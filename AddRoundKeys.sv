==> flow/design.v <==
module AddRoundKeys
(
	input wire clk,
	input wire n_rst,
	input wire enable,
	input wire [131:0] data_in,
	input wire [127:0] key_in,
	output wire [131:0] data_out
);
reg [3:0] header;  
reg [131:0] ff_d, ff_q;  
assign header = data_in[131:128];
assign data_out = ff_q;
always_ff @(posedge clk, negedge n_rst)
begin: OUTPUT_FF
	if (n_rst == 0)
	begin
		ff_q <= '0;
	end
	else
	begin
		ff_q <= ff_d;
	end
end
always_comb
begin: OUTPUT_LOGIC
	if (header != 0 && enable == 1)
	begin
		ff_d[127:0] = key_in ^ data_in[127:0];
		ff_d[131:128] = header;
	end
	else
	begin
		ff_d = ff_q;
	end
end
endmodule
## From RTL to reports: AddRoundKeys

What the tools print for AddRoundKeys, step after step.
Lines are those of the file above, counted from 1.
Cell names lack the library's common part.
Not given: -

| set-up | value |
|---|---|
| top module | AddRoundKeys |
| clock | clk |
| cell library | sky130hd |
| timing corner | tt_025C_1v80 |

## Word level

Counts by Yosys on the flattened word-level netlist (proc, flatten, opt, wreduce; memories kept). Register bits leave out memories and registers merged into their read ports (data or address); mux counts leave out enables and synchronous resets folded into registers. Print and check cells are left out. Cells with the same type and inputs are merged into one.

| cells by class | value |
|---|---|
| reduce/logical cells | 2 |
| bitwise logic cells | 1 |

Operators with widths:

| kind | number |
|---|---|
| bitwise XOR 128 bit | 1 |
| nonzero test 4 bit | 1 |
| logical AND 1 bit | 1 |

| storage and ports | value |
|---|---|
| bits in registers | 132 |
| bits of input ports | 263 |

## Logic depth

Depth = most cells in a row (Yosys ltp): at word level without a register or memory, in the mapped netlist without a sequential cell, where the memories' decode and read muxes count.

| logic depth | value |
|---|---|
| depth in word-level cells | 2 |
| ABC_AREA | 0 |
| gate-level depth with buffers | 4 |
| gate-level depth less buffers | 2 |

## Synthesis result

The flow's flattened synthesis, as Yosys stat reports it; memories are mapped. The netlist is that of the ABC_AREA named above (0 if unset); the other value can give another one.

| mapped netlist | value |
|---|---|
| mapped flip-flops | 132 |
| cell area after synthesis | 6080.8 µm² |
| mapped cells | 408 |

Cells by type:

| cell type | number | area in all (µm²) |
|---|---|---|
| dfrtp_1 | 132 | 3.3E+03 |
| mux2_1 | 100 | 1126.08 |
| xor2_1 | 128 | 1.12E+03 |
| mux2_4 | 20 | 300.288 |
| mux2_2 | 9 | 101.347 |
| buf_2 | 12 | 60.058 |
| a22o_1 | 3 | 26.275 |
| buf_6 | 2 | 22.522 |
| o41a_1 | 1 | 11.261 |
| o41ai_1 | 1 | 8.758 |

## Worst setup path after synthesis

Path of least setup slack by OpenSTA after synthesis, without wires, with an ideal clock, recovery checks aside; 20% of the period is set as input and as output delay. Where synthesis merged equal registers, the netlist keeps one of their names.

| timing post-synthesis | value |
|---|---|
| kind | input to register |
| start | in data_in[129] |
| end | reg ff_q[100] |
| required time | 1.562 ns |
| stages | 4 |
| external input delay | 0.338 ns |
| setup time | 0.128 ns |
| data arrival time | 1.384 ns |
| period | 1.69 ns |
| slack | 0.178 ns |
| delay of the path | 1.174 ns |
| synthesis period reached | 1.512 ns |

"delay of the path" = arrival - input delay + setup time.
"stages" counts driving pins, that of a launching flip-flop among them; a cell with two outputs on the path counts twice.
"synthesis period reached" is the clock period less the worst setup slack; recovery checks do not enter. This is arithmetic on one report: input and output delays are still those of the set period (20% each).
Between the ends stands the longest chain of elaborated cells between them, by number of cells; it is not shown to be the way that was timed. Of several equally long chains one is given.
Each line given opens the expression or statement behind the cell; cells for indexed reads and writes are added by Yosys, which also makes memories of some case tables.

| on the way, post-synthesis | value |
|---|---|
| cells stage by stage | o41a_1 > buf_2 > buf_2 > mux2_1 |
| length of the longest elaborated chain | 2 |
| elaborated cells between the ends (all ways) | 2 |
| those cells by class | reduce/logical: 2 |

RTL lines, path post-synthesis:

| element | RTL line | text |
|---|---|---|
| start, declared | 6 | `input wire [131:0] data_in,` |
| nonzero test 4 bit | 27 | `if (header != 0 && enable == 1)` |
| logical AND 1 bit | 27 |  |
| end, assigned | 18 | `ff_q <= '0;` |
| end, assigned | 22 | `ff_q <= ff_d;` |
| end, declared | 11 | `reg [131:0] ff_d, ff_q;` |

## Worst path after layout

From the final timing report of entry A: the path of least setup slack in the routed layout; clock arrival at registers is part of the times.

| timing after layout | value |
|---|---|
| kind | input to register |
| start | in data_in[128] |
| end | reg ff_q[113] |
| setup time | 0.11 ns |
| data arrival time | 1.75 ns |
| stages | 7 |
| period | 1.44 ns |
| external input delay | 0.29 ns |
| slack | -0.01 ns |
| required time | 1.74 ns |

Between the ends stands the longest chain of elaborated cells between them, by number of cells; it is not shown to be the way that was timed. Of several equally long chains one is given.

| on the way, after layout | value |
|---|---|
| cells stage by stage | buf_6 > o41a_4 > buf_12 > buf_12 > buf_12 > buf_16 > mux2_4 |
| length of the longest elaborated chain | 2 |
| elaborated cells between the ends (all ways) | 2 |
| those cells by class | reduce/logical: 2 |

RTL lines, path after layout:

| element | RTL line | text |
|---|---|---|
| start, declared | 6 | `input wire [131:0] data_in,` |
| nonzero test 4 bit | 27 | `if (header != 0 && enable == 1)` |
| logical AND 1 bit | 27 |  |
| end, assigned | 18 | `ff_q <= '0;` |
| end, assigned | 22 | `ff_q <= ff_d;` |
| end, declared | 11 | `reg [131:0] ff_d, ff_q;` |

## Implementation results

Measured data: module AddRoundKeys, platform sky130hd, 2 stored runs of the flow under differing settings, order arbitrary. Input and output delays are each 20% of the period that was set; the output load is 0.01 pF.
"clock period achieved" = clock period - worst setup slack. The figure is calculated, with input and output delays left at 20% of the set period.
"critical setup path time": the worst setup path's part of the clock period (all of it between registers, 20% less for each end at a port) less its slack. A launch clock that arrives late makes it longer, a capture clock that arrives late makes it shorter.
"power consumption": no workload was simulated; the value follows from the tool's default switching activity.

## Entry A

==> flow/run.sh <==
#!/bin/bash
# the make line also repeats the synthesis and layout settings of config.mk as NAME=value (left out here)
make -C /OpenROAD-flow-scripts/flow DESIGN_CONFIG=/design/flow/config.mk WORK_HOME=/design/flow/orfs CLKGATE_MAP_FILE= finish
==> flow/config.mk <==
export PLATFORM = sky130hd
export DESIGN_NAME = AddRoundKeys
export DESIGN_NICKNAME = AddRoundKeys
export VERILOG_FILES = /design/flow/design.v
export SDC_FILE = /design/flow/constraint.sdc
export NUM_CORES = 4
export LEC_CHECK = 0
export CAP_MARGIN = 25
export CELL_PAD_IN_SITES_DETAIL_PLACEMENT = 1
export CELL_PAD_IN_SITES_GLOBAL_PLACEMENT = 3
export CORE_MARGIN = 2
export CORE_UTILIZATION = 17
export CTS_CLUSTER_DIAMETER = 339
export CTS_CLUSTER_SIZE = 37
export GPL_ROUTABILITY_DRIVEN = 0
export GPL_TIMING_DRIVEN = 1
export MAX_ROUTING_LAYER = met5
export MIN_ROUTING_LAYER = met1
export PLACE_DENSITY_LB_ADDON = 0.03
export SETUP_SLACK_MARGIN = 0.09
export SLEW_MARGIN = 20
export TNS_END_PERCENT = 45
==> flow/constraint.sdc <==
create_clock -name core_clock -period 1.44 [get_ports {clk}]
set_input_delay 0.2880 -clock core_clock [delete_from_list [all_inputs] [get_ports {clk}]]
set_output_delay 0.2880 -clock core_clock [all_outputs]
set_load 0.01 [all_outputs]

| result of entry A | value |
|---|---|
| chip area after synthesis (Yosys) | 6080.8 µm² |
| total die area | 37299.2 µm² |
| post-route utilization | 32.0% |
| smallest setup slack | -0.012 ns |
| power consumption | 12916 uW |
| clock period achieved | 1.452 ns |
| critical setup path time | 1.16 ns |
| critical path type | input to register |

## Entry B

==> flow/run.sh <==
#!/bin/bash
# the make line also repeats the synthesis and layout settings of config.mk as NAME=value (left out here)
make -C /OpenROAD-flow-scripts/flow DESIGN_CONFIG=/design/flow/config.mk WORK_HOME=/design/flow/orfs CLKGATE_MAP_FILE= finish
==> flow/config.mk <==
export PLATFORM = sky130hd
export DESIGN_NAME = AddRoundKeys
export DESIGN_NICKNAME = AddRoundKeys
export VERILOG_FILES = /design/flow/design.v
export SDC_FILE = /design/flow/constraint.sdc
export NUM_CORES = 4
export LEC_CHECK = 0
export ABC_AREA = 1
export CAP_MARGIN = 20
export CORE_MARGIN = 2
export CORE_UTILIZATION = 53
export GPL_TIMING_DRIVEN = 0
export MAX_ROUTING_LAYER = met4
export PLACE_DENSITY_LB_ADDON = 0.03
export SLEW_MARGIN = 20
==> flow/constraint.sdc <==
create_clock -name core_clock -period 1.26 [get_ports {clk}]
set_input_delay 0.2520 -clock core_clock [delete_from_list [all_inputs] [get_ports {clk}]]
set_output_delay 0.2520 -clock core_clock [all_outputs]
set_load 0.01 [all_outputs]

| result of entry B | value |
|---|---|
| chip area after synthesis (Yosys) | 7601.0 µm² |
| total die area | 15315.3 µm² |
| post-route utilization | 84.3% |
| smallest setup slack | -0.007 ns |
| power consumption | 12866 uW |
| clock period achieved | 1.267 ns |
| critical setup path time | 1.01 ns |
| critical path type | input to register |
